==> flow/design.v <==
`timescale 1ns/10ps
module  ATCONV(
            input		clk,
            input		reset,
            output	reg	busy,
            input		ready,
            output reg	[11:0]	iaddr,
            input signed [12:0]	idata,
            output	reg 	cwr,
            output  reg	[11:0]	caddr_wr,
            output reg 	[12:0] 	cdata_wr,
            output	reg 	crd,
            output reg	[11:0] 	caddr_rd,
            input 	[12:0] 	cdata_rd,
            output reg 	csel
        );
reg [3:0] count; 
reg [12:0] addr; 
reg [1:0] CurrentState, NextState;
reg [9:0] max_pooling_addr;
reg signed [29:0] sum; 
wire signed [29:0] a;
reg signed [12:0] pixels;
reg signed [12:0] kernel;
assign a = pixels*kernel;
reg signed [12:0] data_temp_1 [5:0];
reg signed [12:0] data_temp_2 [5:0];
wire signed [29:0] temp1a;
wire signed [29:0] temp2a;
assign temp1a = ((data_temp_1[0]>>4)+(data_temp_1[1]>>3)+(data_temp_1[2]>>2)-(data_temp_1[3])+(data_temp_1[4]>>4)+(data_temp_1[5]>>3))*(-1);
assign temp2a = ((data_temp_2[0]>>4)+(data_temp_2[1]>>3)+(data_temp_2[2]>>2)-(data_temp_2[3])+(data_temp_2[4]>>4)+(data_temp_2[5]>>3))*(-1);
reg signed [12:0] cmpMax;
reg signed [12:0] temp;
wire need_swap;
assign need_swap = temp > cmpMax;
wire [12:0] addr2 = addr + 1;
wire [12:0] addr3 = addr + 64;
wire [12:0] addr4 = addr + 65;
parameter Initialize=0;
parameter Convolutional=1;
parameter Max_pooling=2;
parameter ok=3;
parameter Bias = {13'b1111111111111,13'h1FF4,4'd0};
always@(posedge clk or posedge reset)
begin
    if(reset)
    begin
        busy <= 0;
    end
    else if(ready)
    begin
        busy <= 1;
        iaddr <= 0;
        cwr <= 0;
        crd <= 0;
        caddr_wr <= 0;
        cdata_wr <= 0;
        caddr_rd <= 0;
        CurrentState <= Convolutional;
        count <= 0;
        addr <= 0;
        sum <= 0;
        max_pooling_addr <= 0;
        temp <= 0;
        data_temp_1[0] <= 0;
        data_temp_1[1] <= 0;
        data_temp_1[2] <= 0;
        data_temp_1[3] <= 0;
        data_temp_1[4] <= 0;
        data_temp_1[5] <= 0;
        data_temp_2[0] <= 0;
        data_temp_2[1] <= 0;
        data_temp_2[2] <= 0;
        data_temp_2[3] <= 0;
        data_temp_2[4] <= 0;
        data_temp_2[5] <= 0;
    end
    else
    begin
        CurrentState <= NextState;
        case(CurrentState)
            Initialize:
            begin
            end
            Convolutional:
            begin
                case(count)
                    0:
                    begin
                        count <= count + 1;
                        sum <= 0;
                        if(addr[11:6] == 6'd0 || addr[11:6] == 6'd1 || addr[5:0] == 6'd0 || addr[5:0] == 6'd1)
                        begin
                            if(addr == 0||addr == 1||addr == 64||addr == 65)
                                iaddr <= 0;
                            else if(addr[5:0] == 6'd0) 
                                iaddr <= addr - 128;
                            else if(addr[5:0] == 6'd1) 
                                iaddr <= addr - 129;
                            else if(addr[11:6] == 6'd0) 
                                iaddr <= addr - 2;
                            else  
                                iaddr <= addr - 66;
                        end
                        else
                            iaddr <= addr - 130;
                    end
                    1:
                    begin
                        count <= count + 1;
                        pixels <= idata;
                        kernel <= 13'h1FFF;
                        if(addr[11:6] == 6'd0) 
                            iaddr <= addr;
                        else if(addr[11:6] == 6'd1) 
                            iaddr <= addr - 64;
                        else
                            iaddr <= addr - 128;
                    end
                    2:
                    begin
                        count <= count + 1;
                        kernel <= 13'h1FFE;
                        sum <= a;
                        pixels <= idata;
                        if(addr[11:6] == 6'd0 || addr[11:6] == 6'd1 || addr[5:0] == 6'd62 || addr[5:0] == 6'd63)
                        begin
                            if(addr == 62||addr == 63||addr == 126||addr == 127)
                                iaddr <= 63;
                            else if(addr[5:0] == 6'd63) 
                                iaddr <= addr - 128;
                            else if(addr[5:0] == 6'd62) 
                                iaddr <= addr - 127;
                            else if(addr[11:6] == 6'd0) 
                                iaddr <= addr + 2;
                            else  
                                iaddr <= addr - 62;
                        end
                        else
                            iaddr <= addr - 126;
                        if(addr[5:0] == 6'd0)
                        begin
                            data_temp_2[0] <= idata;
                        end
                        else if(addr[5:0] == 6'd1)
                        begin
                            data_temp_1[0] <= idata;
                        end
                    end
                    3:
                    begin
                        kernel <= 13'h1FFF;
                        pixels <= idata;
                        if(addr[5:0] == 6'd0)
                        begin
                            data_temp_2[1] <= idata;
                            sum <= sum + a;
                            count <= count + 1;
                            if(addr[5:0] == 6'd0) 
                                iaddr <= addr;
                            else if(addr[5:0] == 6'd1) 
                                iaddr <= addr - 1;
                            else
                                iaddr <= addr - 2;
                        end
                        else if(addr[5:0] == 6'd1)
                        begin
                            data_temp_1[1] <= idata;
                            sum <= sum + a;
                            count <= count + 1;
                            if(addr[5:0] == 6'd0) 
                                iaddr <= addr;
                            else if(addr[5:0] == 6'd1) 
                                iaddr <= addr - 1;
                            else
                                iaddr <= addr - 2;
                        end
                        else if(addr[0])
                        begin
                            data_temp_1[0] <= data_temp_1[1];
                            data_temp_1[1] <= idata;
                            sum <= temp1a << 4;
                            count <= count + 3;
                            if(addr[5:0] == 6'd62) 
                                iaddr <= addr + 1;
                            else if(addr[5:0] == 6'd63) 
                                iaddr <= addr;
                            else
                                iaddr <= addr + 2;
                        end
                        else
                        begin
                            data_temp_2[0] <= data_temp_2[1];
                            data_temp_2[1] <= idata;
                            sum <= temp2a << 4;
                            count <= count + 3;
                            if(addr[5:0] == 6'd62) 
                                iaddr <= addr + 1;
                            else if(addr[5:0] == 6'd63) 
                                iaddr <= addr;
                            else
                                iaddr <= addr + 2;
                        end
                    end
                    4:
                    begin
                        count <= count + 1;
                        kernel <= 13'h1FFC;
                        sum <= sum + a;
                        pixels <= idata;
                        iaddr <= addr;
                    end
                    5:
                    begin
                        count <= count + 1;
                        kernel <= 13'h0010;
                        sum <= sum + a;
                        pixels <= idata;
                        if(addr[5:0] == 6'd62) 
                            iaddr <= addr + 1;
                        else if(addr[5:0] == 6'd63) 
                            iaddr <= addr;
                        else
                            iaddr <= addr + 2;
                        if(addr[5:0] == 6'd0)
                        begin
                            data_temp_2[2] <= idata;
                        end
                        else if(addr[5:0] == 6'd1)
                        begin
                            data_temp_1[2] <= idata;
                        end
                    end
                    6:
                    begin
                        kernel <= 13'h1FFC;
                        sum <= sum + a;
                        pixels <= idata;
                        if(addr[5:0] == 6'd0)
                        begin
                            data_temp_2[3] <= idata;
                            count <= count + 1;
                            if(addr[11:6] == 6'd62 || addr[11:6] == 6'd63 || addr[5:0] == 6'd0 || addr[5:0] == 6'd1)
                            begin
                                if(addr == 3968||addr == 3969||addr == 4032||addr == 4033)
                                    iaddr <= 4032;
                                else if(addr[5:0] == 6'd0) 
                                    iaddr <= addr + 128;
                                else if(addr[5:0] == 6'd1) 
                                    iaddr <= addr + 127;
                                else if(addr[11:6] == 6'd62) 
                                    iaddr <= addr + 62;
                                else  
                                    iaddr <= addr - 2;
                            end
                            else
                                iaddr <= addr + 126;
                        end
                        else if(addr[5:0] == 6'd1)
                        begin
                            data_temp_1[3] <= idata;
                            count <= count + 1;
                            if(addr[11:6] == 6'd62 || addr[11:6] == 6'd63 || addr[5:0] == 6'd0 || addr[5:0] == 6'd1)
                            begin
                                if(addr == 3968||addr == 3969||addr == 4032||addr == 4033)
                                    iaddr <= 4032;
                                else if(addr[5:0] == 6'd0) 
                                    iaddr <= addr + 128;
                                else if(addr[5:0] == 6'd1) 
                                    iaddr <= addr + 127;
                                else if(addr[11:6] == 6'd62) 
                                    iaddr <= addr + 62;
                                else  
                                    iaddr <= addr - 2;
                            end
                            else
                                iaddr <= addr + 126;
                        end
                        else if(addr[0])
                        begin
                            data_temp_1[2] <= data_temp_1[3];
                            data_temp_1[3] <= idata;
                            count <= count + 3;
                            if(addr[11:6] == 6'd62 || addr[11:6] == 6'd63 || addr[5:0] == 6'd62 || addr[5:0] == 6'd63)
                            begin
                                if(addr == 4030||addr == 4031||addr == 4094||addr == 4095)
                                    iaddr <= 4095;
                                else if(addr[5:0] == 6'd62) 
                                    iaddr <= addr + 129;
                                else if(addr[5:0] == 6'd63) 
                                    iaddr <= addr + 128;
                                else if(addr[11:6] == 6'd62) 
                                    iaddr <= addr + 66;
                                else  
                                    iaddr <= addr + 2;
                            end
                            else
                                iaddr <= addr + 130;
                        end
                        else
                        begin
                            data_temp_2[2] <= data_temp_2[3];
                            data_temp_2[3] <= idata;
                            count <= count + 3;
                            if(addr[11:6] == 6'd62 || addr[11:6] == 6'd63 || addr[5:0] == 6'd62 || addr[5:0] == 6'd63)
                            begin
                                if(addr == 4030||addr == 4031||addr == 4094||addr == 4095)
                                    iaddr <= 4095;
                                else if(addr[5:0] == 6'd62) 
                                    iaddr <= addr + 129;
                                else if(addr[5:0] == 6'd63) 
                                    iaddr <= addr + 128;
                                else if(addr[11:6] == 6'd62) 
                                    iaddr <= addr + 66;
                                else  
                                    iaddr <= addr + 2;
                            end
                            else
                                iaddr <= addr + 130;
                        end
                    end
                    7:
                    begin
                        count <= count + 1;
                        kernel <= 13'h1FFF;
                        sum <= sum + a;
                        pixels <= idata;
                        if(addr[11:6] == 6'd62) 
                            iaddr <= addr + 64;
                        else if(addr[11:6] == 6'd63) 
                            iaddr <= addr;
                        else
                            iaddr <= addr + 128;
                    end
                    8:
                    begin
                        count <= count + 1;
                        kernel <= 13'h1FFE;
                        sum <= sum + a;
                        pixels <= idata;
                        if(addr[11:6] == 6'd62 || addr[11:6] == 6'd63 || addr[5:0] == 6'd62 || addr[5:0] == 6'd63)
                        begin
                            if(addr == 4030||addr == 4031||addr == 4094||addr == 4095)
                                iaddr <= 4095;
                            else if(addr[5:0] == 6'd62) 
                                iaddr <= addr + 129;
                            else if(addr[5:0] == 6'd63) 
                                iaddr <= addr + 128;
                            else if(addr[11:6] == 6'd62) 
                                iaddr <= addr + 66;
                            else  
                                iaddr <= addr + 2;
                        end
                        else
                            iaddr <= addr + 130;
                        if(addr[5:0] == 6'd0)
                        begin
                            data_temp_2[4] <= idata;
                        end
                        else if(addr[5:0] == 6'd1)
                        begin
                            data_temp_1[4] <= idata;
                        end
                    end
                    9:
                    begin
                        count <= count + 1;
                        kernel <= 13'h1FFF;
                        sum <= sum + a;
                        pixels <= idata;
                        if(addr[5:0] == 6'd0)
                        begin
                            data_temp_2[5] <= idata;
                        end
                        else if(addr[5:0] == 6'd1)
                        begin
                            data_temp_1[5] <= idata;
                        end
                        else if(addr[0])
                        begin
                            data_temp_1[4] <= data_temp_1[5];
                            data_temp_1[5] <= idata;
                        end
                        else
                        begin
                            data_temp_2[4] <= data_temp_2[5];
                            data_temp_2[5] <= idata;
                        end
                    end
                    10:
                    begin
                        count <= count + 1;
                        sum <= sum + a;
                    end
                    11:
                    begin
                        count <= count + 1;
                        sum <= sum + Bias;
                    end
                    12:
                    begin
                        count <= count + 1;
                        if(sum[29])
                        begin
                            cdata_wr <= 0;
                        end
                        else
                        begin
                            cdata_wr <= sum[16:4];
                        end
                        csel <= 0;
                        cwr <= 1;
                        caddr_wr <= addr;
                    end
                    13:
                    begin
                        cwr <= 0;
                        if(addr == 4095)
                        begin
                            count <= 0;
                            addr <= 0;
                        end
                        else if(addr[5:0] == 6'd63 || addr[5:0] == 6'd0)
                        begin
                            count <= 0;
                            addr <= addr + 1;
                        end
                        else
                        begin
                            count <= 3;
                            addr <= addr + 1;
                            if(addr[11:6] == 6'd0 || addr[11:6] == 6'd1 || addr[5:0] == 6'd61 || addr[5:0] == 6'd62)
                            begin
                                if(addr == 61 ||addr == 62||addr == 125||addr == 126)
                                    iaddr <= 63;
                                else if(addr[5:0] == 6'd61) 
                                    iaddr <= addr - 126;
                                else if(addr[5:0] == 6'd62) 
                                    iaddr <= addr - 127;
                                else if(addr[11:6] == 6'd0) 
                                    iaddr <= addr + 3;
                                else  
                                    iaddr <= addr - 61;
                            end
                            else
                                iaddr <= addr - 125;
                        end
                    end
                    default:
                    begin
                        count <= count + 1;
                    end
                endcase
            end
            Max_pooling:
            begin
                count <= count + 1;
                case(count)
                    0:
                    begin
                        crd <= 1;
                        caddr_rd <= addr;
                        csel <= 0;
                    end
                    1:
                    begin
                        cmpMax <= cdata_rd;
                        caddr_rd <= addr2; 
                    end
                    2:
                    begin
                        temp <= cdata_rd;
                        caddr_rd <= addr3;  
                    end
                    3:
                    begin
                        temp <= cdata_rd;
                        if(need_swap)
                            cmpMax <= temp;
                        caddr_rd <= addr4; 
                    end
                    4:
                    begin
                        temp <= cdata_rd;
                        if(need_swap)
                            cmpMax <= temp;
                    end
                    5:
                    begin
                        if(need_swap)
                            cmpMax <= temp;
                    end
                    6:
                    begin
                        if(cmpMax[3:0] > 4'b0)
                            cmpMax <= cmpMax + 13'd16;
                    end
                    7:
                    begin
                        cwr <= 1;
                        caddr_wr <= max_pooling_addr;
                        cdata_wr <={cmpMax[12:4],4'd0};
                        csel <= 1;
                    end
                    8:
                    begin
                        if(addr[5:0] == 6'd62)
                        begin
                            addr <= addr + 66;
                        end
                        else
                        begin
                            addr <= addr + 2;
                        end
                        count <= 0;
                        cwr <= 0;
                        max_pooling_addr <= max_pooling_addr + 1;
                    end
                    default:
                    begin
                    end
                endcase
            end
            ok:
            begin
                busy <= 0;
            end
        endcase
    end
end
always@(*)
begin
    case(CurrentState)
        Initialize:
        begin
            NextState = CurrentState;
        end
        Convolutional:
        begin
            if(count == 13 && addr == 4095)
                NextState = Max_pooling;
            else
                NextState = Convolutional;
        end
        Max_pooling:
        begin
            if(addr == 4096)
                NextState = ok;
            else
                NextState = Max_pooling;
        end
        ok:
        begin
            NextState = CurrentState;
        end
    endcase
end
endmodule
# Tool chain data of ATCONV
# What the tools print for ATCONV, step after step.
# Line numbers count from 1 in the design file above.
# Operators carry their Yosys type and port widths (W data, S select, Z words).
# Not given: n/a
dict set report design {
  top {ATCONV}
  clk_port {clk}
  lib {sky130hd}
  lib_corner {tt_025C_1v80}
}

# Word-level counts
# Yosys after proc, flatten, opt, wreduce and memory -nomap, before mapping. Print and check cells are not counted. Equal cells are merged and count once.
dict set report classes {
  n_mux 141
  reduce_logical 90
  cmp 2
  equal 78
  addsub 41
  logic 2
  n_mul 1
}
# cell count
set ops {}
lappend ops {{$mux W13} 56}
lappend ops {{$mux W12} 45}
lappend ops {{$mul A13 B13 Y26} 1}
lappend ops {{$pmux W13 S2} 8}
lappend ops {{$pmux W30 S5} 1}
lappend ops {{$pmux W12 S10} 1}
lappend ops {{$mux W30} 4}
lappend ops {{$eq A13 B12 Y1 const B} 8}
lappend ops {{$ne A3 B3 Y1 const B} 25}
lappend ops {{$eq A13 B7 Y1 const B} 5}
lappend ops {{$sub A12 B7 Y12 const B} 5}
lappend ops {{$add A26 B10 Y26} 2}
lappend ops {{$sub A26 B13 Y26} 2}
lappend ops {{$add A26 B9 Y26} 2}
lappend ops {{$neg A26 Y26} 2}
lappend ops {{$pmux W13 S4} 1}
lappend ops {{$add A12 B7 Y12 const B} 4}
lappend ops {{$pmux W12 S4} 1}
lappend ops {{$reduce_and A5 Y1} 8}
lappend ops {{$eq A13 B6 Y1 const B} 3}
lappend ops {{$pmux W13 S3} 1}
lappend ops {{$add A12 B8 Y12 const B} 3}
lappend ops {{$sub A12 B8 Y12 const B} 3}
lappend ops {{$add A30 B26 Y30} 1}
lappend ops {{$add A30 B30 Y30 const B} 1}
lappend ops {{$eq A6 B6 Y1 const B} 5}
lappend ops {{$logic_or A1 B1 Y1} 28}
lappend ops {{$add A11 B11 Y12} 2}
# Not listed: further kinds 60, cells in them 127.
dict set report bits {
  elab_cells 384
  in_bits 29
  register_bits 320
  output_inout_bits 53
}

# Logic depth
# Depth = most cells in a row (Yosys ltp): at word level without a register or memory, in the mapped netlist without a sequential cell, where the memories' decode and read muxes count.
dict set report logic_depth {
  depth_word 11
  abc_area 0
  ltp_mapped 34
  mapped_depth_nobuf 32
}

# Mapped cells and area
# The flow's flattened synthesis, as Yosys stat reports it; memories are mapped. The netlist is that of the ABC_AREA named above (0 if unset); the other value can give another one.
dict set report synth_totals {
  seq_area_mm2 0.008343
  n_buf 155
  synth_area_mm2 0.02742
  cell_count 2970
  ffs 279
}
# cell count type_area_um2
set by_type {}
lappend by_type {sky130_fd_sc_hd__edfxtp_1 275 8257.92}
lappend by_type {sky130_fd_sc_hd__fa_1 199 3.98E+03}
lappend by_type {sky130_fd_sc_hd__ha_1 213 2.67E+03}
lappend by_type {sky130_fd_sc_hd__a21oi_1 274 1.37E+03}
lappend by_type {sky130_fd_sc_hd__nand2_1 320 1.2E+03}
lappend by_type {sky130_fd_sc_hd__xnor2_1 121 1.06E+03}
lappend by_type {sky130_fd_sc_hd__inv_1 238 893.357}
lappend by_type {sky130_fd_sc_hd__o21ai_0 178 890.854}
lappend by_type {sky130_fd_sc_hd__nor2_1 220 825.792}
lappend by_type {sky130_fd_sc_hd__xor2_1 63 551.779}
lappend by_type {sky130_fd_sc_hd__clkbuf_1 135 506.736}
lappend by_type {sky130_fd_sc_hd__nor2b_1 50 312.8}
lappend by_type {sky130_fd_sc_hd__nand3_1 61 305.293}
lappend by_type {sky130_fd_sc_hd__a31oi_1 42 262.752}
lappend by_type {sky130_fd_sc_hd__a221oi_1 29 253.994}
lappend by_type {sky130_fd_sc_hd__and2_1 40 250.24}
lappend by_type {sky130_fd_sc_hd__o21a_1 30 225.216}
lappend by_type {sky130_fd_sc_hd__nor3_1 44 220.211}
# Not listed: further types 64, cells in them 438.

# Timing after synthesis
# Path of least setup slack by OpenSTA after synthesis, without wires, with an ideal clock, recovery checks aside; 20% of the period is set as input and as output delay. Where synthesis merged equal registers, the netlist keeps one of their names.
dict set report synth_path {
  path_kind {reg-to-reg}
  startpoint {reg kernel[11]}
  endpoint {reg sum[29]}
  tclk_ns 9.11
  launch_ns 0.000
  required_time_ns 8.844
  slack_ns 0.964
  n_path_buf 1
  arrival_ns 7.880
  driving_pins 29
  path_delay_ns 8.146
  setup_ns 0.266
  synth_period_reached_ns 8.146
}
# "path_delay_ns" is the arrival time less input delay plus setup time.
# "driving_pins" counts driving pins, that of a launching flip-flop among them; a cell with two outputs on the path counts twice.
# "synth_period_reached_ns" is the clock period less the worst setup slack; recovery checks do not enter. This is arithmetic on one report: input and output delays are still those of the set period (20% each).
# The rows between start and end are the longest chain of elaborated cells between them; the timing report does not say that the signal goes this way. Where chains are equally long, one stands for them.
# A line is the first line of the expression or statement that the cell stems from. Yosys adds cells for indexed reads and writes and turns some case tables into memories.
# A register here has more assigning lines than the two given.
dict set report synth_between {
  path_cell_list {sky130_fd_sc_hd__edfxtp_1 > sky130_fd_sc_hd__clkbuf_1 > sky130_fd_sc_hd__clkinv_1 > sky130_fd_sc_hd__nor2_1 > sky130_fd_sc_hd__inv_1 > sky130_fd_sc_hd__fa_1 > sky130_fd_sc_hd__fa_1 > sky130_fd_sc_hd__inv_1 > sky130_fd_sc_hd__fa_1 > sky130_fd_sc_hd__fa_1 > sky130_fd_sc_hd__fa_1 > sky130_fd_sc_hd__fa_1 > sky130_fd_sc_hd__ha_1 > sky130_fd_sc_hd__a2111oi_0 > sky130_fd_sc_hd__o21ai_0 > sky130_fd_sc_hd__a21oi_1 > sky130_fd_sc_hd__a211oi_1 > sky130_fd_sc_hd__or4_1 > sky130_fd_sc_hd__a21oi_1 > sky130_fd_sc_hd__xnor2_1 > sky130_fd_sc_hd__ha_1 > sky130_fd_sc_hd__a21o_1 > sky130_fd_sc_hd__a21oi_1 > sky130_fd_sc_hd__nand2_1 > sky130_fd_sc_hd__o21ai_0 > sky130_fd_sc_hd__a21oi_1 > sky130_fd_sc_hd__or3_1 > sky130_fd_sc_hd__a31oi_1 > sky130_fd_sc_hd__nor2_1}
  elab_chain_len 6
  cells_between 6
  cone_classes {1 x add/sub; 1 x mul; 4 x mux}
}
# element line
set synth_rtl {}
lappend synth_rtl {{start: declaration} 24} ;# reg signed [12:0] kernel;
lappend synth_rtl {{start: assignment} 112} ;# kernel <= 13'h1FFF;
lappend synth_rtl {{start: assignment} 123} ;# kernel <= 13'h1FFE;
lappend synth_rtl {{$mul A13 B13 Y26} 25} ;# assign a = pixels*kernel;
lappend synth_rtl {{$add A30 B26 Y30} 169} ;# sum <= sum + a;
lappend synth_rtl {{$mux W30} 166} ;# else if(addr[5:0] == 6'd1)
lappend synth_rtl {{$mux W30} 154} ;# if(addr[5:0] == 6'd0)
lappend synth_rtl {{$pmux W30 S5} 87} ;# case(count)
lappend synth_rtl {{$mux W30} 81} ;# case(CurrentState)
lappend synth_rtl {{end: assignment} 124} ;# sum <= a;
lappend synth_rtl {{end: assignment} 157} ;# sum <= sum + a;
lappend synth_rtl {{end: declaration} 21} ;# reg signed [29:0] sum;

# Worst path after layout
# Path of least setup slack in the final report of record 1 (OpenROAD, finished layout, wires in). Where an end is a register, its clock arrival counts in the times.
dict set report layout_path {
  path_kind {reg-to-reg}
  startpoint {reg kernel[11]}
  endpoint {reg sum[27]}
  driving_pins 28
  required_time_ns 9.66
  slack_ns 0.79
  launch_ns 0.58
  setup_ns 0.27
  arrival_ns 8.87
  n_path_buf 1
  tclk_ns 9.38
}
# The rows between start and end are the longest chain of elaborated cells between them; the timing report does not say that the signal goes this way. Where chains are equally long, one stands for them.
# A register here has more assigning lines than the two given.
dict set report layout_between {
  path_cell_list {sky130_fd_sc_hd__edfxtp_1 > sky130_fd_sc_hd__buf_4 > sky130_fd_sc_hd__nand2_1 > sky130_fd_sc_hd__inv_1 > sky130_fd_sc_hd__fa_1 > sky130_fd_sc_hd__inv_1 > sky130_fd_sc_hd__fa_1 > sky130_fd_sc_hd__inv_1 > sky130_fd_sc_hd__fa_1 > sky130_fd_sc_hd__fa_1 > sky130_fd_sc_hd__fa_1 > sky130_fd_sc_hd__ha_1 > sky130_fd_sc_hd__ha_1 > sky130_fd_sc_hd__a2111oi_0 > sky130_fd_sc_hd__o21ai_0 > sky130_fd_sc_hd__a21oi_1 > sky130_fd_sc_hd__a21oi_1 > sky130_fd_sc_hd__xor2_1 > sky130_fd_sc_hd__ha_1 > sky130_fd_sc_hd__and4_1 > sky130_fd_sc_hd__and4_1 > sky130_fd_sc_hd__o211ai_1 > sky130_fd_sc_hd__a21oi_1 > sky130_fd_sc_hd__a2111oi_0 > sky130_fd_sc_hd__a31oi_1 > sky130_fd_sc_hd__xor2_1 > sky130_fd_sc_hd__a22oi_1 > sky130_fd_sc_hd__a31oi_1}
  elab_chain_len 6
  cells_between 6
  cone_classes {1 x add/sub; 1 x mul; 4 x mux}
}
# element line
set layout_rtl {}
lappend layout_rtl {{start: declaration} 24} ;# reg signed [12:0] kernel;
lappend layout_rtl {{start: assignment} 112} ;# kernel <= 13'h1FFF;
lappend layout_rtl {{start: assignment} 123} ;# kernel <= 13'h1FFE;
lappend layout_rtl {{$mul A13 B13 Y26} 25} ;# assign a = pixels*kernel;
lappend layout_rtl {{$add A30 B26 Y30} 169} ;# sum <= sum + a;
lappend layout_rtl {{$mux W30} 166} ;# else if(addr[5:0] == 6'd1)
lappend layout_rtl {{$mux W30} 154} ;# if(addr[5:0] == 6'd0)
lappend layout_rtl {{$pmux W30 S5} 87} ;# case(count)
lappend layout_rtl {{$mux W30} 81} ;# case(CurrentState)
lappend layout_rtl {{end: assignment} 124} ;# sum <= a;
lappend layout_rtl {{end: assignment} 157} ;# sum <= sum + a;
lappend layout_rtl {{end: declaration} 21} ;# reg signed [29:0] sum;

; 2 stored runs of ATCONV in the flow (synthesis by Yosys, layout by OpenROAD, sky130hd cells), in arbitrary order. Constraints: input delay and output delay 20% of the set period each, output load 0.01 pF.
; "achieved_period_ns" means the clock period less the worst setup slack. The figure is calculated, with input and output delays left at 20% of the set period.
; "critical_path_time_ns" is the time allowed to the run's worst setup path (the clock period less input and output delay, where it has them) less its slack. Clock arrival times count: a late capture clock shortens it, a late launch clock lengthens it.
; By "design_power_mw" is meant OpenSTA's value without simulated activity: inputs other than the clock are taken to toggle once in ten clock periods, and the tool carries that through the logic.

[record 1: settings]
period_ns = 9.38
CAP_MARGIN = 20
CORE_MARGIN = 2
CORE_UTILIZATION = 40
SLEW_MARGIN = 20
[record 1: results]
design_power_mw = 12.882
ys_area_mm2 = 0.02742
layout_stdcell_area_mm2 = 0.0304054
critical_path_time_ns = 8.59
timing.worst_path_kind = reg-to-reg
die_mm2 = 0.0706603
achieved_period_ns = 8.586
worstSetupSlack_ns = 0.794

[record 2: settings]
period_ns = 14.5
CORE_UTILIZATION = 23
SETUP_SLACK_MARGIN = 3.23
PLACE_DENSITY_LB_ADDON = 0.0
MIN_ROUTING_LAYER = met1
CAP_MARGIN = 20
CORE_MARGIN = 2
SLEW_MARGIN = 20
[record 2: results]
design_power_mw = 8.605
ys_area_mm2 = 0.02742
layout_stdcell_area_mm2 = 0.031494
critical_path_time_ns = 9.43
timing.worst_path_kind = reg-to-reg
die_mm2 = 0.121997
achieved_period_ns = 9.431
worstSetupSlack_ns = 5.069
