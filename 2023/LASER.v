==> flow/design.v <==
module LASER (
input CLK,
input RST,
input [3:0] X,
input [3:0] Y,
output reg [3:0] C1X,
output reg [3:0] C1Y,
output reg [3:0] C2X,
output reg [3:0] C2Y,
output reg DONE);
reg [3:0]current_state;
reg [3:0]next_state;
reg [2:0] interval;
parameter  INIT = 0;
parameter READ = 1;
parameter CAL_CIRCLE2_LOCATION = 2;
parameter CAL_COVER_RATE = 3;
parameter CAL_UP = 4;
parameter CAL_DOWN = 5;
parameter CAL_LEFT = 6;
parameter CAL_RIGHT = 7;
parameter OPTIMIZE = 8;
parameter OUTPUT = 9;
reg change;
reg circle;
reg [5:0] tmp_max_cover;
reg [5:0] max_cover;
reg [5:0] counter;
reg [3:0] bufferX [39:0];
reg [3:0] bufferY [39:0];
wire [10:0] add_1;
wire [10:0] add_2;
reg [10:0] temp_1;
reg [10:0] temp_2;
reg [10:0] temp_3;
reg [10:0] temp_4;
reg [3:0] dir1, dir2;
assign add_1 = (temp_1 + temp_2);
assign add_2 = (temp_3 + temp_4);
integer i;
reg [3:0] tmpx1, tmpx2, tmpy1, tmpy2;
wire [8:0] mul1, mul2;
assign mul1 =(tmpx1 - bufferX[counter])*(tmpx1 - bufferX[counter]) + (tmpy1 - bufferY[counter])*(tmpy1 - bufferY[counter]);
assign mul2 =(tmpx2 - bufferX[counter])*(tmpx2 - bufferX[counter]) + (tmpy2 - bufferY[counter])*(tmpy2 - bufferY[counter]);
always @(posedge CLK or posedge RST) begin
    if(RST)
        current_state <= INIT;
    else 
        current_state <= next_state;
end
always @(*) begin
case (current_state)
    INIT:
        next_state =(RST)?INIT:READ;
    READ:
        next_state =  (counter == 6'd39)?CAL_CIRCLE2_LOCATION:READ;
    CAL_CIRCLE2_LOCATION:
        next_state = CAL_COVER_RATE;
    CAL_COVER_RATE:
        next_state = (counter == 6'd40)?CAL_DOWN:CAL_COVER_RATE;
    CAL_DOWN:
        next_state =(counter == 6'd40)?CAL_UP:CAL_DOWN;
    CAL_UP:
        next_state =(counter == 6'd40)?CAL_RIGHT:CAL_UP;
    CAL_RIGHT:
        next_state =(counter == 6'd40)?CAL_LEFT:CAL_RIGHT;
    CAL_LEFT:
        next_state =(counter == 6'd40)?OPTIMIZE:CAL_LEFT;
    OPTIMIZE:
        next_state =(dir1 == 0 && dir2 == 0 && change ==0 && interval == 3'd7)?OUTPUT:CAL_DOWN;
    OUTPUT:
        next_state = READ;
    default: 
        next_state = INIT;
endcase
end
always @(posedge CLK)
begin
    if(RST)
    begin
        for(i=0;i<40;i=i+1)
        begin
            bufferX[i] <= 4'b0;
            bufferY[i] <= 4'b0;
        end
        temp_1 <= 0;
        temp_2 <= 0;
        temp_3 <= 0;
        temp_4 <= 0;
    end
    else if(next_state == READ || current_state == READ)
    begin
        if(counter == 0)
        begin
            bufferX[counter] <= X;
            bufferY[counter] <= Y;
            temp_1 <= X;
            temp_3 <= Y;
        end
        else if(counter == 1)
        begin
            bufferX[counter] <= X;
            bufferY[counter] <= Y;
            temp_2 <= X;
            temp_4 <= Y;
        end
        else
        begin
            bufferX[counter] <= X;
            bufferY[counter] <= Y;
            temp_1 <= add_1;
            temp_3 <= add_2;
            temp_2 <= X;
            temp_4 <= Y;
        end
    end
end
always @(posedge CLK) begin
if(RST)
    tmp_max_cover <= 6'd0;
else if(current_state == CAL_COVER_RATE)
begin
    if(counter >0)
    begin
        if(mul1 <=16)
            tmp_max_cover <= tmp_max_cover + 1;
    end
end
else if(current_state == CAL_UP || current_state == CAL_DOWN || current_state == CAL_LEFT ||current_state == CAL_RIGHT)
begin
    if(counter >0)
    begin
        if(mul1 <=16 || mul2 <= 16)
            tmp_max_cover <= tmp_max_cover + 1;
    end
    else
        tmp_max_cover <= 0;
end
else if(current_state == OUTPUT)
    tmp_max_cover <= 0;
end
always @(posedge CLK) begin
if(RST)
    max_cover <= 6'd0;
else if(current_state == CAL_COVER_RATE || current_state == CAL_UP || current_state == CAL_DOWN || current_state == CAL_LEFT || current_state == CAL_RIGHT)
begin
    if(counter == 6'd40)
    begin
        if(tmp_max_cover >max_cover)
            max_cover <= tmp_max_cover;
    end
end
else if(current_state == OUTPUT)
    max_cover <= 0;
end
always @(posedge CLK)
begin
if(RST)
begin
    dir1 <= 0;
    dir2 <= 0;
    change <= 0;
end
else if(current_state == OPTIMIZE && next_state == CAL_DOWN)
begin
    if(!circle && dir2!=0)
        change <= 1;
    else if(circle && dir1!=0)
        change <= 1;
    else
        change <=0;
    dir1 <= 0;
    dir2 <= 0;
end
else if(counter == 6'd40 && tmp_max_cover >max_cover)
begin
    if(circle)
    begin
        change <= 1;
        case(current_state)
            CAL_UP:
                dir2 <= 1;
            CAL_DOWN:
                dir2 <= 2;
            CAL_LEFT:
                dir2 <= 3;
            CAL_RIGHT:
                dir2 <= 4;
        endcase
    end
    else
    begin
        change <= 1;
        case(current_state)
            CAL_UP:
                dir1 <= 1;
            CAL_DOWN:
                dir1 <= 2;
            CAL_LEFT:
                dir1 <= 3;
            CAL_RIGHT:
                dir1 <= 4;
        endcase
    end
end
else if(current_state == OUTPUT)
begin
    dir1 <= 0;
    dir2 <= 0;
end
end
always @(posedge CLK) begin
if(RST)
    circle <= 0;
else if(current_state == CAL_LEFT)
begin
    if(counter == 6'd40)
        if((!circle && dir2==0) || (circle && dir1 == 0))
            circle <= ~circle;
end
else if(current_state == OUTPUT)
    circle <= 0;
end
always @(posedge CLK) begin
if(RST)
begin
    tmpx1 <= 0;
    tmpx2 <= 0;
    tmpy1 <= 0;
    tmpy2 <= 0;
end
else if(next_state == CAL_COVER_RATE)
begin
    tmpx1 <= C1X;
    tmpy1 <= C1Y;
end
else if(current_state == CAL_UP)
begin
    if(circle) 
    begin
        tmpx1 <= C1X-interval;
        tmpy1 <= C1Y;
        tmpx2 <= C2X;
        tmpy2 <= C2Y;
    end
    else  
    begin
        tmpx1 <= C1X;
        tmpy1 <= C1Y;
        tmpx2 <= C2X-interval;
        tmpy2 <= C2Y;
    end
end
else if(current_state == CAL_DOWN)
begin
    if(circle) 
    begin
        tmpx1 <= C1X+interval;
        tmpy1 <= C1Y;
        tmpx2 <= C2X;
        tmpy2 <= C2Y;
    end
    else  
    begin
        tmpx1 <= C1X;
        tmpy1 <= C1Y;
        tmpx2 <= C2X+interval;
        tmpy2 <= C2Y;
    end
end
else if(current_state == CAL_RIGHT)
begin
    if(circle) 
    begin
        tmpx1 <= C1X;
        tmpy1 <= C1Y-interval;
        tmpx2 <= C2X;
        tmpy2 <= C2Y;
    end
    else  
    begin
        tmpx1 <= C1X;
        tmpy1 <= C1Y;
        tmpx2 <= C2X;
        tmpy2 <= C2Y+interval;
    end
end
else if(current_state == CAL_LEFT)
begin
    if(circle) 
    begin
        tmpx1 <= C1X;
        tmpy1 <= C1Y+interval;
        tmpx2 <= C2X;
        tmpy2 <= C2Y;
    end
    else  
    begin
        tmpx1 <= C1X;
        tmpy1 <= C1Y;
        tmpx2 <= C2X;
        tmpy2 <= C2Y-interval;
    end
end
end
always @(posedge CLK) begin
if(RST)
    counter <= 0;
else if(current_state == OUTPUT)
    counter <= 0;
else if(next_state == READ)
    counter <= counter + 1;
else if(current_state == CAL_CIRCLE2_LOCATION)
    counter <= 0;
else if(current_state == CAL_COVER_RATE)
begin
    if(counter == 40)
        counter <= 0;
    else
        counter <= counter + 1;
end
else if(current_state == CAL_UP || current_state == CAL_DOWN || current_state == CAL_LEFT|| current_state == CAL_RIGHT )
begin
    if(counter ==6'd40)
        counter <= 0;
    else 
        counter <= counter +1;
end
else 
    counter <= 0;
end
always @(posedge CLK) begin
if(RST)
begin
    C1X <= 0;
    C1Y <= 0;
    C2X <= 0;
    C2Y <= 0;
    DONE <= 0;
end
else if(current_state == CAL_CIRCLE2_LOCATION)
begin
    C1X <= add_1/40;
    C1Y <= add_2/40;
    C2X <= add_1/40;
    C2Y <= add_2/40;
end
else if(current_state == CAL_UP || current_state == CAL_DOWN || current_state == CAL_LEFT || current_state == CAL_RIGHT)
begin
    if(counter == 6'd40)
    begin
        if(tmp_max_cover > max_cover)
        begin
            C1X <= tmpx1;
            C1Y <= tmpy1;
            C2X <= tmpx2;
            C2Y <= tmpy2;
        end
    end
end
if(next_state == OUTPUT)
begin
    DONE <= 1;
end
else 
    DONE <= 0;
end
always @(posedge CLK) begin
if(RST)
    interval <=1;
else if(change)
    interval <= 1;
else if(current_state == OPTIMIZE && change == 0 && dir1 == 0 && dir2 ==0)
    interval <= interval +1;
else if(current_state == READ)
    interval <= 1;
end
endmodule
======== Step by step through the tools: LASER ========
What the tools print for LASER, step after step.
Line numbers count from 1 in the design file above.
Operators carry their Yosys type and port widths (W data, S select, Z words).
Cell names lack the library's common part.
A cell with n/a has no value.
design
  top ..................................... LASER
  clock ................................... CLK
  standard-cell library ................... sky130hd
  corner .................................. tt_025C_1v80

======== Word-level counts ========
Yosys after proc, flatten, opt, wreduce and memory -nomap, before mapping. Print and check cells are not counted.
Memory sizes are those after Yosys's memory passes, which may raise the word count (mostly to a power of two), join words into wider ones and drop unused or constant bits.
word-level totals
  memories kept ........................... 2
  bits in latches ......................... 0
  flip-flop bits (word level) ............. 98
  word-level cells ........................ 268
  ROM bits ................................ 0
  memory bits (writable) .................. 512
memories
  name     depth  bits a word  RTL line  RTL
  bufferX  64     4            29        reg [3:0] bufferX [39:0];
  bufferY  64     4            30        reg [3:0] bufferY [39:0];
operators by class
  reductions and logical operators ........ 52
  mux-type cells .......................... 127
  add/sub/neg operators ................... 19
  divide/modulo/power cells ............... 2
  multipliers ............................. 4
  shifts and indexed selects .............. 0
  order comparisons ....................... 4
  equal/unequal tests ..................... 28
  bitwise logic cells ..................... 8
operator list
  kind                     number
  $div A11 B6 Y32 const B  2
  $mux W4                  75
  $mul A5 B5 Y9            4
  $mux W6                  17
  $mux W11                 4
  $pmux W4 S10             1
  $mux W1                  24
  $add A11 B4 Y11          2
  $eq A4 B3 Y1 const B     5
  $sub A4 B4 Y5            4
  $le A9 B5 Y1 const B     2
  $add A9 B9 Y9            2
  $reduce_bool A2 Y1       8
  $add A4 B3 Y4            4
  $sub A4 B3 Y4            4
  $pmux W4 S4              1
  $reduce_and A3 Y1        5
  $ne A2 B2 Y1 const B     7
  $logic_and A1 B1 Y1      12
  $eq A4 B2 Y1 const B     3
  $eq A4 B4 Y1 const B     3
  $logic_not A4 Y1         3
  $reduce_bool A4 Y1       3
  $add A6 B1 Y6 const B    2
  $eq A6 B6 Y1 const B     2
  $logic_or A1 B1 Y1       10
  $mux W3                  3
  $eq A4 B1 Y1 const B     2
Not listed: further kinds 18, cells in them 30.

======== Depth ========
Depth = most cells in a row (Yosys ltp): at word level without a register or memory, in the mapped netlist without a sequential cell, where the memories' decode and read muxes count.
logic depth
  depth after elaboration ................. 12
  ABC_AREA ................................ 0
  gate-level depth with buffers ........... 40

======== Mapped cells and area ========
Source: synth_stat.txt of the flow (Yosys; design flattened, memories mapped). It holds for the ABC_AREA given above (unset counts as 0); a run with the other value may have another netlist.
cell types
  cell      number  area in all (um2)
  edfxtp_1  512     1.54E+04
  and2_1    337     2.11E+03
  dfxtp_1   92      1.84E+03
  a22oi_1   224     1.68E+03
  fa_1      78      1.56E+03
  ha_1      100     1251.2
  nor2_1    201     754.474
  clkbuf_1  161     604.33
  nand2_1   135     506.736
  o21ai_0   99      495.475
  inv_1     123     461.693
  xnor2_1   52      455.437
  a21oi_1   88      440.422
  nand4_1   52      325.312
  a22o_1    37      324.061
  a221oi_1  36      315.302
  nand3_1   57      285.274
  dfrtp_1   9       225.216
Other cell types: 72; their cells: 438.
synthesis totals
  cells in the netlist .................... 2831
  cell area after synthesis ............... 32317.2 um2
  flip-flop cells ......................... 614
  buffer cells ............................ 171

======== Worst setup path after synthesis ========
OpenSTA on the mapped netlist: ideal clock, no wires. The path of least setup slack (recovery checks aside). Input and output delay are each 20% of the period. Register names are those of the netlist, which keeps one name where synthesis merged equal registers.
path post-synthesis
  path type ............................... flip-flop to flip-flop
  from .................................... reg counter[1]
  to ...................................... reg tmp_max_cover[4]
  period .................................. 9.97 ns
  launch time at the first pin ............ 0.000 ns
  path delay .............................. 8.399 ns
  data arrival time ....................... 8.271 ns
  setup slack ............................. 1.570 ns
  stages .................................. 36
  period reached after synthesis .......... 8.4 ns
"path delay" is the arrival time less input delay plus setup time.
"stages" counts driving pins, that of a launching flip-flop among them; a cell with two outputs on the path counts twice.
"period reached after synthesis" = period - worst setup slack (recovery checks aside). The figure is calculated, with input and output delays left at 20% of the set period.
The rows between start and end are the longest chain of elaborated cells between them; the timing report does not say that the signal goes this way. Where chains are equally long, one stands for them.
Each line given opens the expression or statement behind the cell; cells for indexed reads and writes are added by Yosys, which also makes memories of some case tables.
At most two assigning lines are given for a register; there are more.
on the way, post-synthesis
  cell sequence ........................... dfxtp_1 clkbuf_1 clkinv_1 nor3_1 clkbuf_1 buf_1 a22oi_1 a41oi_1 a211oi_1 o21ai_0 ha_1 inv_1 fa_1 a21o_1 a21oi_1 nand2_1 fa_1 fa_1 inv_1 fa_1 inv_1 fa_1 inv_1 fa_1 ha_1 a21o_1 a21oi_1 o21bai_1 a21oi_1 xnor2_1 xnor2_1 nor4_1 o32a_1 nand4_1 xor2_1 nor2_1
  cells in the longest elaborated chain ... 4
ends and longest elaborated chain, post-synthesis
  what             RTL line  RTL
  start, declared  28        reg [5:0] counter;
  start, assigned  312       counter <= counter + 1;
  start, assigned  320       counter <= counter + 1;
  $gt A6 B1 Y1     131       if(counter >0)
  $mux W6          131
  $mux W6          129       else if(current_state == CAL_UP || current_state == CAL_DOWN || current_state == CAL_LEFT ||current_state == C ...
  $mux W6          121       else if(current_state == CAL_COVER_RATE)
  end, assigned    126       tmp_max_cover <= tmp_max_cover + 1;
  end, assigned    134       tmp_max_cover <= tmp_max_cover + 1;
  end, declared    26        reg [5:0] tmp_max_cover;

======== Timing after layout ========
Path of least setup slack in the final report of run A (OpenROAD, finished layout, wires in). Where an end is a register, its clock arrival counts in the times.
path after layout
  path type ............................... flip-flop to flip-flop
  from .................................... reg counter[1]
  to ...................................... reg tmp_max_cover[0]
  data arrival time ....................... 8.93 ns
  stages .................................. 42
  setup slack ............................. -1.90 ns
  period .................................. 6.56 ns
  launch time at the first pin ............ 0.63 ns
The rows between start and end are the longest chain of elaborated cells between them; the timing report does not say that the signal goes this way. Where chains are equally long, one stands for them.
At most two assigning lines are given for a register; there are more.
on the way, after layout
  cell sequence ........................... dfxtp_2 buf_8 buf_12 and3_4 clkbuf_16 clkbuf_16 clkbuf_16 a22oi_2 nand4_1 o21ai_2 o22ai_2 nor2_2 buf_6 buf_6 ha_4 nor2b_4 o21ai_2 nand2b_1 [... 6 more ...] inv_1 fa_1 inv_2 fa_1 ha_1 a21o_1 a21o_1 nand2_1 nand2b_1 a21oi_2 xnor2_1 xnor2_1 a41o_1 o32a_1 buf_4 buf_6 xnor2_2 nor2_1
  cells in the longest elaborated chain ... 4
ends and longest elaborated chain, after layout
  what             RTL line  RTL
  start, declared  28        reg [5:0] counter;
  start, assigned  312       counter <= counter + 1;
  start, assigned  320       counter <= counter + 1;
  $gt A6 B1 Y1     131       if(counter >0)
  $mux W6          131
  $mux W6          129       else if(current_state == CAL_UP || current_state == CAL_DOWN || current_state == CAL_LEFT ||current_state == C ...
  $mux W6          121       else if(current_state == CAL_COVER_RATE)
  end, assigned    126       tmp_max_cover <= tmp_max_cover + 1;
  end, assigned    134       tmp_max_cover <= tmp_max_cover + 1;
  end, declared    26        reg [5:0] tmp_max_cover;

FLOW RESULTS
============

Measured results for LASER: 2 stored runs of the Yosys and OpenROAD flow on sky130hd. The settings differ; the order carries no meaning. The constraints put input and output delay at 20% of the set period each and load the outputs with 0.01 pF.
"worst setup path time (ns)" = time allowed to the worst setup path (clock period - input delay - output delay, where it has them) - its slack; a late launch clock adds to it, a late capture clock takes from it.
"finish__power__total" rests on the timing tool's default activity at the inputs, not on a simulated workload.

Flow files of run A
==> flow/run.sh <==
#!/bin/bash
# the make line also repeats the synthesis and layout settings of config.mk as NAME=value (left out here)
make -C /OpenROAD-flow-scripts/flow DESIGN_CONFIG=/design/flow/config.mk WORK_HOME=/design/flow/orfs CLKGATE_MAP_FILE= finish
==> flow/config.mk <==
export PLATFORM = sky130hd
export DESIGN_NAME = LASER
export DESIGN_NICKNAME = LASER
export VERILOG_FILES = /design/flow/design.v
export SDC_FILE = /design/flow/constraint.sdc
export NUM_CORES = 4
export LEC_CHECK = 0
export CAP_MARGIN = 15
export CORE_MARGIN = 2
export CORE_UTILIZATION = 38
export GPL_ROUTABILITY_DRIVEN = 1
export GPL_TIMING_DRIVEN = 0
export HOLD_SLACK_MARGIN = 0.1
export PLACE_DENSITY_LB_ADDON = 0.16
export SETUP_SLACK_MARGIN = 0.44
export SLEW_MARGIN = 20
==> flow/constraint.sdc <==
create_clock -name core_clock -period 6.56 [get_ports {CLK}]
set_input_delay 1.3120 -clock core_clock [delete_from_list [all_inputs] [get_ports {CLK}]]
set_output_delay 1.3120 -clock core_clock [all_outputs]
set_load 0.01 [all_outputs]

report of run A
yosys chip area after synthesis (um^2): 32317.2
finish__design__die__area: 87394.1
finish__design__instance__area__stdcell: 39082.5
finish__timing__setup__ws: -1.898
finish__power__total: 1.055e-02
worst setup path time (ns): 8.46
worst setup path kind: flip-flop to flip-flop

Flow files of run B
==> flow/run.sh <==
#!/bin/bash
# the make line also repeats the synthesis and layout settings of config.mk as NAME=value (left out here)
make -C /OpenROAD-flow-scripts/flow DESIGN_CONFIG=/design/flow/config.mk WORK_HOME=/design/flow/orfs CLKGATE_MAP_FILE= finish
==> flow/config.mk <==
export PLATFORM = sky130hd
export DESIGN_NAME = LASER
export DESIGN_NICKNAME = LASER
export VERILOG_FILES = /design/flow/design.v
export SDC_FILE = /design/flow/constraint.sdc
export NUM_CORES = 4
export LEC_CHECK = 0
export CAP_MARGIN = 20
export CELL_PAD_IN_SITES_DETAIL_PLACEMENT = 1
export CORE_ASPECT_RATIO = 1.4
export CORE_MARGIN = 2
export CORE_UTILIZATION = 51
export CTS_CLUSTER_DIAMETER = 143
export GPL_ROUTABILITY_DRIVEN = 1
export MAX_ROUTING_LAYER = met5
export PLACE_DENSITY_LB_ADDON = 0.25
export SETUP_SLACK_MARGIN = 1.94
export SLEW_MARGIN = 20
==> flow/constraint.sdc <==
create_clock -name core_clock -period 7.12 [get_ports {CLK}]
set_input_delay 1.4240 -clock core_clock [delete_from_list [all_inputs] [get_ports {CLK}]]
set_output_delay 1.4240 -clock core_clock [all_outputs]
set_load 0.01 [all_outputs]

report of run B
yosys chip area after synthesis (um^2): 32317.2
finish__design__die__area: 65426.0
finish__design__instance__area__stdcell: 39319.0
finish__timing__setup__ws: -2.025
finish__power__total: 1.006e-02
worst setup path time (ns): 9.15
worst setup path kind: flip-flop to flip-flop
