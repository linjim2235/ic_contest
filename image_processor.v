==> flow/design.v <==
module image_processor#(
           parameter DATA_WIDTH = 12,
           parameter ADDR_WIDTH = 19,
           parameter DATA_LENGTH = 120000
       )(
           input           clk_p,
           input           rst,
           output 	 reg	[ADDR_WIDTH-1:0]	w_addr,
           output   reg    [ADDR_WIDTH-1:0]    o_addr,
           input 			[DATA_WIDTH-1:0]	data_in,
           output 	 reg	[DATA_WIDTH-1:0]	data_out,
           output   reg    output_valid,
           input           [1:0]               cmd,
           output   reg all_ready
       );
reg [9:0] ready_count;
reg ready;
always@(posedge clk_p or posedge rst)
begin
    if (rst)
    begin
        ready_count <= 0;
        ready <= 0;
    end
    else
    begin
        if (ready_count==10'b1111111111)
        begin
            ready <= 1;
        end
        else
        begin
            ready_count <= ready_count + 1;
        end
    end
end
reg [3:0] state, nxt_state;
localparam
    Idle = 0,
    CENTER_POSITION_READ=1,
    GC_SAVE=2,
    LBP_POSITION_READ=3,
    LBP_CALCULATE=4,
    LBP_WRITE=5,
    CENTER_POSITION_ADD=6,
    Process = 7,
    Finish = 8;
reg [11:0] pel_out;
reg [18:0] center;
reg [2:0] counter;
reg [11:0] gc;
always @(*)
begin
    nxt_state = state;
    case (state)
        Idle:
        begin
            if (ready)
                nxt_state = CENTER_POSITION_READ;
        end
        CENTER_POSITION_READ:
        begin
            nxt_state=GC_SAVE;
        end
        GC_SAVE:
        begin
            if(center[8:0] == 9'd400 || center[8:0] == 9'd399) 
            begin
                nxt_state=Process;
            end
            else
            begin
                nxt_state=LBP_POSITION_READ;
            end
        end
        LBP_POSITION_READ:
        begin
            nxt_state=LBP_CALCULATE;
        end
        LBP_CALCULATE:
        begin
            if(counter==3'd7)
            begin
                nxt_state=Process;
            end
            else
            begin
                nxt_state=LBP_POSITION_READ;
            end
        end
        Process:
        begin
            nxt_state=LBP_WRITE;
        end
        LBP_WRITE:
        begin
            nxt_state=CENTER_POSITION_ADD;
        end
        CENTER_POSITION_ADD:
        begin
            if (o_addr == DATA_LENGTH-401)
                nxt_state = Finish;
            else
                nxt_state=CENTER_POSITION_READ;
        end
    endcase
end
always @(posedge clk_p or posedge rst)
begin
    if (rst)
        state <= Idle;
    else
        state <= nxt_state;
end
always @(posedge clk_p or posedge rst)
begin
    if(rst)
    begin
        output_valid <= 0;
        w_addr <= 0;
        o_addr <= 19'b111_1111_1111_1111_1111;
        all_ready <= 0;
        data_out <= 0;
        center <= 401;
        counter<=3'd0;
        gc<=12'd0;
        pel_out <= 0;
    end
    else
    begin
        output_valid <= 0;
        case(state)
            CENTER_POSITION_READ:
            begin
                output_valid <= 0;
                data_out <= 0;
                w_addr <= center;
                pel_out <= 0;
            end
            GC_SAVE:
            begin
                gc <= data_in;
                data_out <= data_in;
            end
            LBP_POSITION_READ:
            begin
                case(counter)
                    3'd0:	 
                    begin
                        w_addr <= center-401;
                    end
                    3'd1:	 
                    begin
                        w_addr <= center-400;
                    end
                    3'd2:	 
                    begin
                        w_addr <= center-399;
                    end
                    3'd3:	 
                    begin
                        w_addr <= center-1;
                    end
                    3'd4:	 
                    begin
                        w_addr <= center+1;
                    end
                    3'd5:	 
                    begin
                        w_addr <= center+399;
                    end
                    3'd6:	 
                    begin
                        w_addr <= center+400;
                    end
                    3'd7:	 
                    begin
                        w_addr <= center+401;
                    end
                endcase
            end
            LBP_CALCULATE:
            begin
                counter <= counter+3'd1;
                case(counter)
                    3'd0:	 
                    begin
                        if(data_in >= gc)
                        begin
                            pel_out <= pel_out+12'd1;
                        end
                    end
                    3'd1:	 
                    begin
                        if(data_in >= gc)
                        begin
                            pel_out <= pel_out+12'd2;
                        end
                    end
                    3'd2:	 
                    begin
                        if(data_in >= gc)
                        begin
                            pel_out <= pel_out+12'd4;
                        end
                    end
                    3'd3:	 
                    begin
                        if(data_in >= gc)
                        begin
                            pel_out <= pel_out+12'd8;
                        end
                    end
                    3'd4:	 
                    begin
                        if(data_in >= gc)
                        begin
                            pel_out <= pel_out+12'd16;
                        end
                    end
                    3'd5:	 
                    begin
                        if(data_in >= gc)
                        begin
                            pel_out <= pel_out+12'd32;
                        end
                    end
                    3'd6:	 
                    begin
                        if(data_in >= gc)
                        begin
                            pel_out <= pel_out+12'd64;
                        end
                    end
                    3'd7:	 
                    begin
                        if(data_in >= gc)
                        begin
                            pel_out <= pel_out+12'd128;
                        end
                    end
                endcase
            end
            Process:
            begin
                case(cmd)
                    0: 
                    begin
                        pel_out[11:8] <= pel_out[3:0];
                        pel_out[7:4] <= pel_out[3:0];
                        pel_out[3:0] <= pel_out[3:0];
                    end
                    1: 
                    begin
                        pel_out[11:8] <= 15;
                        pel_out[7:4] <= 15;
                        pel_out[3:0] <= 15;
                    end
                    2: 
                    begin
                        pel_out[11:8] <= data_out[3:0];
                        pel_out[7:4] <= data_out[3:0];
                        pel_out[3:0] <= data_out[3:0];
                    end
                    3:
                    begin
                        pel_out[11:8] <= data_out[11:8];
                        pel_out[7:4] <= data_out[7:4];
                        pel_out[3:0] <= data_out[3:0];
                    end
                endcase
            end
            LBP_WRITE:
            begin
                output_valid <= 1;
                data_out <= pel_out;
                o_addr <= center;
            end
            CENTER_POSITION_ADD:
            begin
                center <= center+1;
            end
            Finish:
            begin
                all_ready <= 1;
            end
        endcase
    end
end
endmodule
# == From RTL to reports: image_processor ==
# What the tools print for image_processor, step after step.
# Lines are those of the file above, counted from 1.
# Library cell names are shortened.
# Not given: n/a
# inputs
top,image_processor
clock_port,clk_p
cell_library,sky130hd
lib_corner,tt_025C_1v80

# == After elaboration ==
# Yosys after proc, flatten, opt, wreduce and memory -nomap, before mapping. Memory bits, and registers merged into a memory's read port (data or address), are not among the register bits. Print and check cells are not counted. Equal cells are merged and count once.
# bits
inputBits,16
wordCells,119
ff_bits,113
output_inout_bits,52
# op_classes
compare,1
reduce_and_logical,12
eq_ne,33
n_mux,42
addsub,18
# op_table
operator,n
parallel mux 19 bit (select 8 bit),1
parallel mux 4 bit (select 8 bit),4
2-to-1 mux 4 bit,26
adder 19 x 9 -> 19 bit (second input constant),3
subtractor 19 x 9 -> 19 bit (second input constant),3
parallel mux 19 bit (select 2 bit),1
parallel mux 12 bit (select 3 bit),1
parallel mux 4 bit (select 3 bit),3
parallel mux 4 bit (select 4 bit),2
inequality test 3 bit (second input constant),8
adder 19 x 1 -> 19 bit (second input constant),1
subtractor 19 x 1 -> 19 bit (second input constant),1
equality test 19 x 17 -> 1 bit (second input constant),1
equality test 9 bit (second input constant),2
equality test 4 x 3 -> 1 bit (second input constant),4
adder 12 x 1 -> 12 bit (second input constant),1
greater-or-equal comparator 12 bit,1
adder 12 x 2 -> 12 bit (second input constant),1
adder 12 x 3 -> 12 bit (second input constant),1
adder 12 x 4 -> 12 bit (second input constant),1
adder 12 x 5 -> 12 bit (second input constant),1
adder 12 x 6 -> 12 bit (second input constant),1
adder 12 x 7 -> 12 bit (second input constant),1
adder 12 x 8 -> 12 bit (second input constant),1
equality test 3 bit (second input constant),4
AND reduction 11 bit,1
adder 10 x 1 -> 10 bit (second input constant),1
equality test 10 bit (second input constant),1
# Other operator kinds: 23; their cells: 29.

# == Longest topological paths ==
# Depth = most cells in a row (Yosys ltp): at word level without a register or memory, in the mapped netlist without a sequential cell, where the memories' decode and read muxes count.
# depth
ltp_word,4
ABC_AREA,0
mapped_depth,16
mapped_depth_nobuf,13

# == Synthesis result ==
# The flow's flattened synthesis, as Yosys stat reports it; memories are mapped. The netlist is that of the ABC_AREA named above (0 if unset); the other value can give another one.
# types
cell_type,n,area_total_um2
dfrtp_1,93,2.33E+03
ha_1,60,750.72
dfstp_2,24,630.605
o21ai_0,81,405.389
xnor2_1,44,385.37
a21oi_1,66,330.317
mux2_2,26,292.781
nand2_1,78,292.781
nor2_1,51,191.434
mux2i_1,19,190.182
inv_1,50,187.68
xor2_1,18,157.651
clkbuf_1,41,153.898
nand3_1,28,140.134
a211oi_1,18,135.13
a222oi_1,12,120.115
nor3_1,20,100.096
a21o_1,13,97.594
# Not listed: further types 63, cells in them 213.
# mapped
area_um2,8516.9
buf_cells,58
cells,955
seqArea_um2,2957.8
flip_flops,117

# == Timing after synthesis ==
# Path of least setup slack by OpenSTA after synthesis, without wires, with an ideal clock, recovery checks aside; 20% of the period is set as input and as output delay. Where synthesis merged equal registers, the netlist keeps one of their names.
# synth_timing
path_kind,flip-flop to flip-flop
from,register counter[2]
to,register w_addr[18]
delay_ps,3655
path_slack_ps,2285
clock_period_ps,5940
path_buffers,3
stages,17
t_arrival_ps,3560
t_first_pin_ps,0
t_required_ps,5845
setup_ps,95
period_less_setup_slack_ps,3655
# "delay_ps" = arrival - input delay + setup time.
# "stages": output pins that drive a net of the path, with the launching flip-flop's if there is one; two outputs of one cell count as two.
# "period_less_setup_slack_ps" is the clock period less the worst setup slack; recovery checks do not enter. This is arithmetic on one report: input and output delays are still those of the set period (20% each).
# The rows between start and end are the longest chain of elaborated cells between them; the timing report does not say that the signal goes this way. Where chains are equally long, one stands for them.
# A line is the first line of the expression or statement that the cell stems from. Yosys adds cells for indexed reads and writes and turns some case tables into memories.
# A register here has more assigning lines than the two given.
# synth_between
cell_sequence,dfrtp_1 > clkbuf_1 > buf_1 > inv_1 > ha_1 > clkbuf_1 > inv_1 > nand2_1 > ha_1 > a21o_1 > a21o_1 > and2_1 > a41o_1 > a211o_1 > a21oi_1 > xnor2_1 > o31ai_1
elab_chain_len,3
cells_between,10
classes_between,eq/ne (7); mux (2); reduce/logical (1)
# synth_lines
item,line,source
from (decl),50,reg [2:0] counter;
from (assign),125,counter<=3'd0;
from (assign),184,counter <= counter+3'd1;
equality test 3 bit,147,case(counter)
parallel mux 19 bit (select 8 bit),147,
parallel mux 19 bit (select 2 bit),132,case(state)
to (assign),137,w_addr <= center;
to (assign),150,w_addr <= center-401;
to (decl),8,"output reg [ADDR_WIDTH-1:0] w_addr,"

# == Worst path after layout ==
# From the final timing report of run 1: the path of least setup slack in the routed layout; clock arrival at registers is part of the times.
# The path's times are printed in steps of 10 ps; the period is the one set.
# layout_timing
path_kind,flip-flop to flip-flop
from,register counter[2]
to,register w_addr[15]
t_arrival_ps,3810
setup_ps,80
t_first_pin_ps,420
path_slack_ps,150
t_required_ps,3960
path_buffers,2
stages,14
clock_period_ps,3620
# The rows between start and end are the longest chain of elaborated cells between them; the timing report does not say that the signal goes this way. Where chains are equally long, one stands for them.
# A register here has more assigning lines than the two given.
# layout_between
cell_sequence,dfrtp_2 > clkbuf_4 > buf_6 > inv_1 > ha_4 > or3_4 > ha_1 > o21a_2 > a2111oi_4 > o31ai_2 > o21a_1 > o21a_1 > nor3_1 > a2bb2oi_1
elab_chain_len,3
cells_between,10
classes_between,eq/ne (7); mux (2); reduce/logical (1)
# layout_lines
item,line,source
from (decl),50,reg [2:0] counter;
from (assign),125,counter<=3'd0;
from (assign),184,counter <= counter+3'd1;
equality test 3 bit,147,case(counter)
parallel mux 19 bit (select 8 bit),147,
parallel mux 19 bit (select 2 bit),132,case(state)
to (assign),137,w_addr <= center;
to (assign),150,w_addr <= center-401;
to (decl),8,"output reg [ADDR_WIDTH-1:0] w_addr,"

# Top module image_processor; platform sky130hd; tools Yosys and OpenROAD; 2 stored runs in no particular order. Input and output delays are each 20% of the period that was set; the output load is 0.01 pF.
# Settings: . = not set for that run.
setting or result,run 1,run 2
period_ns,3.62,4.49
CORE_UTILIZATION,65,47
GPL_TIMING_DRIVEN,0,.
GPL_ROUTABILITY_DRIVEN,1,0
MAX_ROUTING_LAYER,met4,.
CAP_MARGIN,20,20
CORE_MARGIN,2,2
SLEW_MARGIN,20,20
SETUP_SLACK_MARGIN,.,0.11
PLACE_DENSITY,.,0.53
HOLD_SLACK_MARGIN,.,0.08
CELL_PAD_IN_SITES_DETAIL_PLACEMENT,.,0
TNS_END_PERCENT,.,65
ABC_AREA,.,0
util_pct,80.2,55.7
timing.setup.tns_ps,0,0
synth_area_um2,8516.9,8516.9
timing.setup.ws_ps,149,589
hold_ws_ps,466,428
die_footprint_um2,14035.1,19214.1
